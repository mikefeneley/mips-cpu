==> flow/design.v <==
module adder_32_bit(clock, en, reset, op1, op2, out);
  input clock;		        
  input en;                     
  input reset;                  
  input [31:0] op1;             
  input [31:0] op2;             
  output reg [31:0] out;
  always @(posedge clock or negedge reset) begin
    if(reset == 0) begin
      out <= 0;
    end else begin
      out = op1 + op2;
    end
  end
endmodule
======== Step by step through the tools: adder_32_bit ========
What the tools print for adder_32_bit, step after step.
Lines are those of the file above, counted from 1.
Operators: Yosys type, input widths -> output width; for muxes data width and select width s.
Cell names lack the library's common part.
A cell with -- has no value.
set-up
  top ..................................... adder_32_bit
  clock port .............................. clock
  standard-cell library ................... sky130hd
  corner .................................. tt_025C_1v80

======== Elaborated design ========
Counts by Yosys on the flattened word-level netlist (proc, flatten, opt, wreduce; memories kept). Register bits leave out memories and registers merged into their read ports (data or address); mux counts leave out enables and synchronous resets folded into registers. Print and check cells are left out. Cells with the same type and inputs are merged into one.
storage and ports
  register bits ........................... 32
  latch bits .............................. 0
  RAM bits ................................ 0
  ROM bits ................................ 0
  word width x clocked read ports ......... 0
  memories kept ........................... 0
  input port bits ......................... 67
  output and inout port bits .............. 32
  cells after elaboration ................. 2
operators by class
  add/subtract/negate cells ............... 1
  multipliers ............................. 0
  div/mod/pow operators ................... 0
  $lt $le $gt $ge ......................... 0
  eq/ne operators ......................... 0
  shift-type cells ........................ 0
  multiplexer cells ....................... 0
  bitwise logic cells ..................... 0
  reduce/logical cells .................... 0
operators with widths
  kind            count
  $add 32x32->32  1

======== Longest topological paths ========
Longest topological path by Yosys (ltp), each cell counted once; first at word level (registers and memories cut), then after technology mapping (sequential cells cut; the memories' decode and read muxes count).
logic depth
  word-level depth ........................ 1
  ABC_AREA ................................ 0
  depth in mapped cells ................... 9
  gate-level depth less buffers ........... 9

======== Mapped cells and area ========
Source: synth_stat.txt of the flow (Yosys; design flattened, memories mapped). It holds for the ABC_AREA given above (unset counts as 0); a run with the other value may have another netlist.
The area totals of this step are shown rounded.
cells by type
  type      count  total area (sq um)
  dfrtp_1   32     800.768
  ha_1      31     387.872
  a21oi_1   29     145.139
  a21o_1    19     142.637
  xor2_1    15     131.376
  xnor2_1   13     113.859
  nand2_1   19     71.318
  nand3_1   10     50.048
  nor2_1    12     45.043
  nand4_1   7      43.792
  o21ai_0   7      35.034
  o21ai_1   7      35.034
  o21bai_1  4      30.029
  a211oi_1  3      22.522
  clkbuf_1  6      22.522
  a22oi_4   1      21.27
  a31oi_4   1      21.27
  buf_2     4      20.019
Other cell types: 34; their cells: 52.
synthesis totals
  cell count .............................. 272
  mapped area ............................. 2549 sq um
  flip-flops .............................. 32
  buffer cells ............................ 10

======== Timing after synthesis ========
Source: OpenSTA report_checks on the synthesized netlist (no wires, ideal clock, input and output delay 20% of the period each), path of least setup slack; recovery checks are left aside. Register names are those of the netlist, which keeps one name where synthesis merged equal registers.
timing path post-synthesis
  path kind ............................... input to register
  start ................................... in op1[0]
  end ..................................... reg out[26]
  clock period ............................ 2420 ps
  external input delay .................... 484 ps
  launch time at the first pin ............ 484 ps
  arrival time ............................ 2284 ps
  data required time ...................... 2289 ps
  setup slack ............................. 6 ps
  path delay .............................. 1931 ps
  stages on the path ...................... 9
  path buffers ............................ 0
  synthesis period reached ................ 2414 ps
"path delay" is the arrival time less input delay plus setup time.
"stages on the path": output pins that drive a net of the path, with the launching flip-flop's if there is one; two outputs of one cell count as two.
"synthesis period reached" = period - worst setup slack (recovery checks aside). The figure is calculated, with input and output delays left at 20% of the set period.
Between the ends stands the longest chain of elaborated cells between them, by number of cells; it is not shown to be the way that was timed. Of several equally long chains one is given.
A line is the first line of the expression or statement that the cell stems from. Yosys adds cells for indexed reads and writes and turns some case tables into memories.
on the way, post-synthesis
  path through ............................ ha_1 > fa_1 > a21o_1 > a31o_1 > nand2_1 > o221ai_1 > a311oi_1 > o21bai_1 > xor2_1
  cells in the longest elaborated chain ... 1
  elaborated cells between the ends (all ways) .. 1
  source lines of those cells ............. 1
  those cells by class .................... add/sub (1)
RTL lines, path post-synthesis
  item            RTL line  RTL
  from (decl)     5         input [31:0] op1;
  $add 32x32->32  12        out = op1 + op2;
  to (assign)     10        out <= 0;
  to (assign)     12
  to (decl)       7         output reg [31:0] out;

======== Timing after layout ========
Path of least setup slack in the final report of run 2 (OpenROAD, finished layout, wires in). Where an end is a register, its clock arrival counts in the times.
The path's times are printed in steps of 10 ps; the period is the one set.
timing path post-layout
  path kind ............................... input to register
  start ................................... in op2[8]
  end ..................................... reg out[31]
  clock period ............................ 1500 ps
  external input delay .................... 300 ps
  launch time at the first pin ............ 300 ps
  arrival time ............................ 2260 ps
  data required time ...................... 1660 ps
  setup slack ............................. -600 ps
  stages on the path ...................... 9
  path buffers ............................ 1
Between the ends stands the longest chain of elaborated cells between them, by number of cells; it is not shown to be the way that was timed. Of several equally long chains one is given.
on the way, post-layout
  path through ............................ buf_6 > ha_4 > and3_4 > o211ai_1 > o21bai_4 > a22oi_4 > a31oi_4 > o311a_1 > or3_1
  cells in the longest elaborated chain ... 1
  elaborated cells between the ends (all ways) .. 1
  source lines of those cells ............. 1
  those cells by class .................... add/sub (1)
RTL lines, path post-layout
  item            RTL line  RTL
  from (decl)     6         input [31:0] op2;
  $add 32x32->32  12        out = op1 + op2;
  to (assign)     10        out <= 0;
  to (assign)     12
  to (decl)       7         output reg [31:0] out;

Memo
Re: implementation data of adder_32_bit

2 stored runs of adder_32_bit in the flow (synthesis by Yosys, layout by OpenROAD, sky130hd cells), in arbitrary order. Constraints: input delay and output delay 20% of the set period each, output load 0.01 pF.
By "achieved period" is meant the clock period of the run minus its worst setup slack. This is arithmetic on one report: input and output delays are still those of the set period (20% each).
"worst path time": the worst setup path's part of the clock period (all of it between registers, 20% less for each end at a port) less its slack. A launch clock that arrives late makes it longer, a capture clock that arrives late makes it shorter.
"overall power" is the tool's figure for a default switching activity; nothing was simulated.
"worst path time" is known to 10 ps.
Values from the reports are rounded here.

---- run 1 ----
settings
  period_ns = 2.3
  CORE_UTILIZATION = 63
  SETUP_SLACK_MARGIN = 0.67
  PLACE_DENSITY_LB_ADDON = 0.15
  CORE_ASPECT_RATIO = 0.84
  CORE_MARGIN = 8
  TNS_END_PERCENT = 25
  SLEW_MARGIN = 30
  MAX_ROUTING_LAYER = met5
  CAP_MARGIN = 20
results
  did not finish, placement stopped with FLW-0024

---- run 2 ----
settings
  period_ns = 1.5
  CORE_UTILIZATION = 19
  PLACE_DENSITY = 0.5
  CORE_ASPECT_RATIO = 1.51
  CORE_MARGIN = 10
  CELL_PAD_IN_SITES_DETAIL_PLACEMENT = 2
  ABC_AREA = 0
  CTS_CLUSTER_SIZE = 20
  CAP_MARGIN = 20
  SLEW_MARGIN = 20
results
  achieved period ......................... 2097 ps
  standard-cell area after layout ......... 5728 sq um
  setup slack of the worst path ........... -597 ps
  overall power ........................... 4.783 mW
  final design utilization ................ 0.432
  worst path time ......................... 1800 ps
  worst path kind ......................... input to register
  area of the synthesized netlist ......... 2549 sq um
  die area ................................ 18550 sq um
  setup TNS ............................... -9200 ps
