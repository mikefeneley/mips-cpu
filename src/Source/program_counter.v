==> flow/design.v <==
module program_counter(clk, reset, in_addr, cur_addr, next_addr);
  input wire clk;	                    
  input wire reset;                         
  input wire [31:0] in_addr;                
  output reg [31:0] cur_addr;
  output reg [31:0] next_addr;
  always @(posedge clk or negedge reset) begin
    if(reset == 0) begin
      cur_addr <= 0;
      next_addr <= 1;
    end else begin 
	cur_addr <= in_addr;
	next_addr <= in_addr + 1;
    end
  end
endmodule
Step by step through the tools: program_counter
The steps from the RTL of program_counter to its reports follow in flow order.
Lines are those of the file above, counted from 1.
Cell names lack the library's common part.
Not given: -
Set-up
  design top: program_counter
  clock input: clk
  cell library: sky130hd
  library corner: tt_025C_1v80

Word-level counts
Source: Yosys, flattened and elaborated, memories not mapped. Widths are those after wreduce; folded enables and synchronous resets count as part of the registers. Registers that Yosys merges into a memory's read port (data or address) are not register bits. Print and check cells do not count. Equal cells are merged and count once.
Cells by class
  $add $sub $neg: 1
  multiply operators: 0
  div/mod/pow operators: 0
  $lt $le $gt $ge: 0
  equal/unequal tests: 0
  shift operators: 0
  muxes and demuxes: 0
  bitwise operators: 0
  reduce/logical cells: 0
Operators with widths (count)
  adder 32 x 1 -> 32 bit with constant B: 1
Storage and ports
  flip-flop bits (word level): 64
  latch bits: 0
  RAM bits: 0
  memory bits (read-only): 0
  word width x clocked read ports: 0
  memories kept: 0
  input port bits: 34
  output and inout port bits: 64
  elaborated cells: 3

Depth
Yosys ltp: most cells in a row. Word level: on the elaborated netlist, between registers, memories and ports. Mapped: between sequential cells and ports; inverters and the memories' decode and read muxes count.
Logic depth
  word-level depth: 1
  ABC_AREA: 0
  gate-level depth with buffers: 6

Netlist
Source: synth_stat.txt of the flow (Yosys; design flattened, memories mapped). It holds for the ABC_AREA given above (unset counts as 0); a run with the other value may have another netlist.
Mapped netlist
  mapped cells: 159
  mapped area: 2280.9 µm²
  area of sequential cells: 1602.8 µm²
  mapped flip-flops: 64
  buffer cells: 4
Cells by type
  dfrtp_1: count 63, area in all 1.58E+03 µm²
  xor2_1: count 20, area in all 175.168 µm²
  xnor2_1: count 10, area in all 87.584 µm²
  nor4_2: count 5, area in all 62.56 µm²
  nand3_1: count 10, area in all 50.048 µm²
  and4_1: count 4, area in all 35.034 µm²
  nand2_1: count 9, area in all 33.782 µm²
  dfstp_2: count 1, area in all 26.275 µm²
  nor4_1: count 4, area in all 25.024 µm²
  nor2_1: count 6, area in all 22.522 µm²
  nor4_4: count 1, area in all 21.27 µm²
  nand3_2: count 2, area in all 20.019 µm²
  nor3_1: count 4, area in all 20.019 µm²
  inv_1: count 5, area in all 18.768 µm²
  nand4_1: count 3, area in all 18.768 µm²
  and3_1: count 2, area in all 12.512 µm²
  ha_1: count 1, area in all 12.512 µm²
  buf_6: count 1, area in all 11.261 µm²
Other cell types: 7; their cells: 8.

Worst setup path after synthesis
Path of least setup slack by OpenSTA after synthesis, without wires, with an ideal clock, recovery checks aside; 20% of the period is set as input and as output delay. Where synthesis merged equal registers, the netlist keeps one of their names.
Path after synthesis
  path type: input port to flip-flop
  start point: input port in_addr[0]
  end point: register next_addr[24]
  clock period: 1.76 ns
  library setup time: 0.079 ns
  time at the first pin: 0.352 ns
  data arrival time: 1.467 ns
  required time: 1.681 ns
  path slack: 0.213 ns
  delay of the path: 1.194 ns
  stages on the path: 6
  period reached after synthesis: 1.547 ns
"delay of the path" is the arrival time less input delay plus setup time.
"stages on the path" counts driving pins, that of a launching flip-flop among them; a cell with two outputs on the path counts twice.
"period reached after synthesis" = period - worst setup slack (recovery checks aside). The figure is calculated, with input and output delays left at 20% of the set period.
The rows between start and end are the longest chain of elaborated cells between them; the timing report does not say that the signal goes this way. Where chains are equally long, one stands for them.
A line is the first line of the expression or statement that the cell stems from. Yosys adds cells for indexed reads and writes and turns some case tables into memories.
Between the ends, after synthesis
  cells stage by stage: ha_1 > nand3_1 > or3_1 > buf_2 > nor4_1 > xor2_1
  cells in the longest elaborated chain: 1
  elaborated cells between the ends (all ways): 1
  source lines of those cells: 1
  classes of those cells: add/sub (1)
Ends and longest elaborated chain, after synthesis
  start: declaration: line 4  | input wire [31:0] in_addr;
  adder 32 x 1 -> 32 bit: line 13  | next_addr <= in_addr + 1;
  end: assignment: line 10  | next_addr <= 1;
  end: assignment: line 13
  end: declaration: line 6  | output reg [31:0] next_addr;

Timing after layout
From the final timing report of flow run 2: the path of least setup slack in the routed layout; clock arrival at registers is part of the times.
Path post-layout
  path type: input port to flip-flop
  start point: input port in_addr[17]
  end point: register next_addr[29]
  clock period: 1.49 ns
  library setup time: 0.07 ns
  time at the first pin: 0.30 ns
  data arrival time: 1.79 ns
  required time: 1.74 ns
  path slack: -0.04 ns
  stages on the path: 6
The rows between start and end are the longest chain of elaborated cells between them; the timing report does not say that the signal goes this way. Where chains are equally long, one stands for them.
Between the ends, post-layout
  cells stage by stage: clkdlybuf4s50_1 > and3_4 > nand3_4 > clkbuf_16 > nor4_4 > xor2_1
  cells in the longest elaborated chain: 1
  elaborated cells between the ends (all ways): 1
  source lines of those cells: 1
  classes of those cells: add/sub (1)
Ends and longest elaborated chain, post-layout
  start: declaration: line 4  | input wire [31:0] in_addr;
  adder 32 x 1 -> 32 bit: line 13  | next_addr <= in_addr + 1;
  end: assignment: line 10  | next_addr <= 1;
  end: assignment: line 13
  end: declaration: line 6  | output reg [31:0] next_addr;

## Implementation results

program_counter through Yosys and OpenROAD on sky130hd: 2 stored runs, unordered, with their settings and measured results. The constraints put input and output delay at 20% of the set period each and load the outputs with 0.01 pF.
"achieved clock period": clock period set for the run, less the worst setup slack. It is reckoned from that one timing run; input and output delays stay at 20% of the period that was set.
"worst setup path time" is the time allowed to the run's worst setup path (the clock period less input and output delay, where it has them) less its slack. Clock arrival times count: a late capture clock shortens it, a late launch clock lengthens it.
"power" is the tool's figure for a default switching activity; nothing was simulated.

Flow run 1
==> flow/run.sh <==
#!/bin/bash
# the make line also repeats the synthesis and layout settings of config.mk as NAME=value (left out here)
make -C /OpenROAD-flow-scripts/flow DESIGN_CONFIG=/design/flow/config.mk WORK_HOME=/design/flow/orfs CLKGATE_MAP_FILE= finish
==> flow/config.mk <==
export PLATFORM = sky130hd
export DESIGN_NAME = program_counter
export DESIGN_NICKNAME = program_counter
export VERILOG_FILES = /design/flow/design.v
export SDC_FILE = /design/flow/constraint.sdc
export NUM_CORES = 4
export LEC_CHECK = 0
export ABC_AREA = 0
export CAP_MARGIN = 35
export CELL_PAD_IN_SITES_DETAIL_PLACEMENT = 2
export CORE_ASPECT_RATIO = 1.06
export CORE_MARGIN = 2
export CORE_UTILIZATION = 49
export CTS_CLUSTER_SIZE = 93
export MAX_ROUTING_LAYER = met5
export MIN_ROUTING_LAYER = met1
export PLACE_DENSITY_LB_ADDON = 0.2
export SETUP_SLACK_MARGIN = 0.21
export SLEW_MARGIN = 35
export TNS_END_PERCENT = 45
==> flow/constraint.sdc <==
create_clock -name core_clock -period 1.24 [get_ports {clk}]
set_input_delay 0.2480 -clock core_clock [delete_from_list [all_inputs] [get_ports {clk}]]
set_output_delay 0.2480 -clock core_clock [all_outputs]
set_load 0.01 [all_outputs]

==> results of flow run 1 <==
did not finish, placement stopped with DPL-0033

Flow run 2
==> flow/run.sh <==
#!/bin/bash
# the make line also repeats the synthesis and layout settings of config.mk as NAME=value (left out here)
make -C /OpenROAD-flow-scripts/flow DESIGN_CONFIG=/design/flow/config.mk WORK_HOME=/design/flow/orfs CLKGATE_MAP_FILE= finish
==> flow/config.mk <==
export PLATFORM = sky130hd
export DESIGN_NAME = program_counter
export DESIGN_NICKNAME = program_counter
export VERILOG_FILES = /design/flow/design.v
export SDC_FILE = /design/flow/constraint.sdc
export NUM_CORES = 4
export LEC_CHECK = 0
export ABC_AREA = 0
export CAP_MARGIN = 10
export CORE_MARGIN = 2
export CORE_UTILIZATION = 43
export CTS_CLUSTER_DIAMETER = 93
export GPL_TIMING_DRIVEN = 1
export HOLD_SLACK_MARGIN = 0.05
export MIN_ROUTING_LAYER = met1
export PLACE_DENSITY_LB_ADDON = 0.17
export SLEW_MARGIN = 20
==> flow/constraint.sdc <==
create_clock -name core_clock -period 1.49 [get_ports {clk}]
set_input_delay 0.2980 -clock core_clock [delete_from_list [all_inputs] [get_ports {clk}]]
set_output_delay 0.2980 -clock core_clock [all_outputs]
set_load 0.01 [all_outputs]

==> results of flow run 2 <==
chip area after synthesis (Yosys): 2,280.9 µm²
die area: 5,902.9 µm²
standard-cell area of the final layout: 4,117.7 µm²
utilization: 80.6%
worst setup slack after layout: -0.045 ns
total negative slack: -0.105 ns
worst hold slack: 0.206 ns
power: 3.752 mW
achieved clock period: 1.535 ns
worst setup path time: 1.24 ns
worst setup path kind: input port to flip-flop
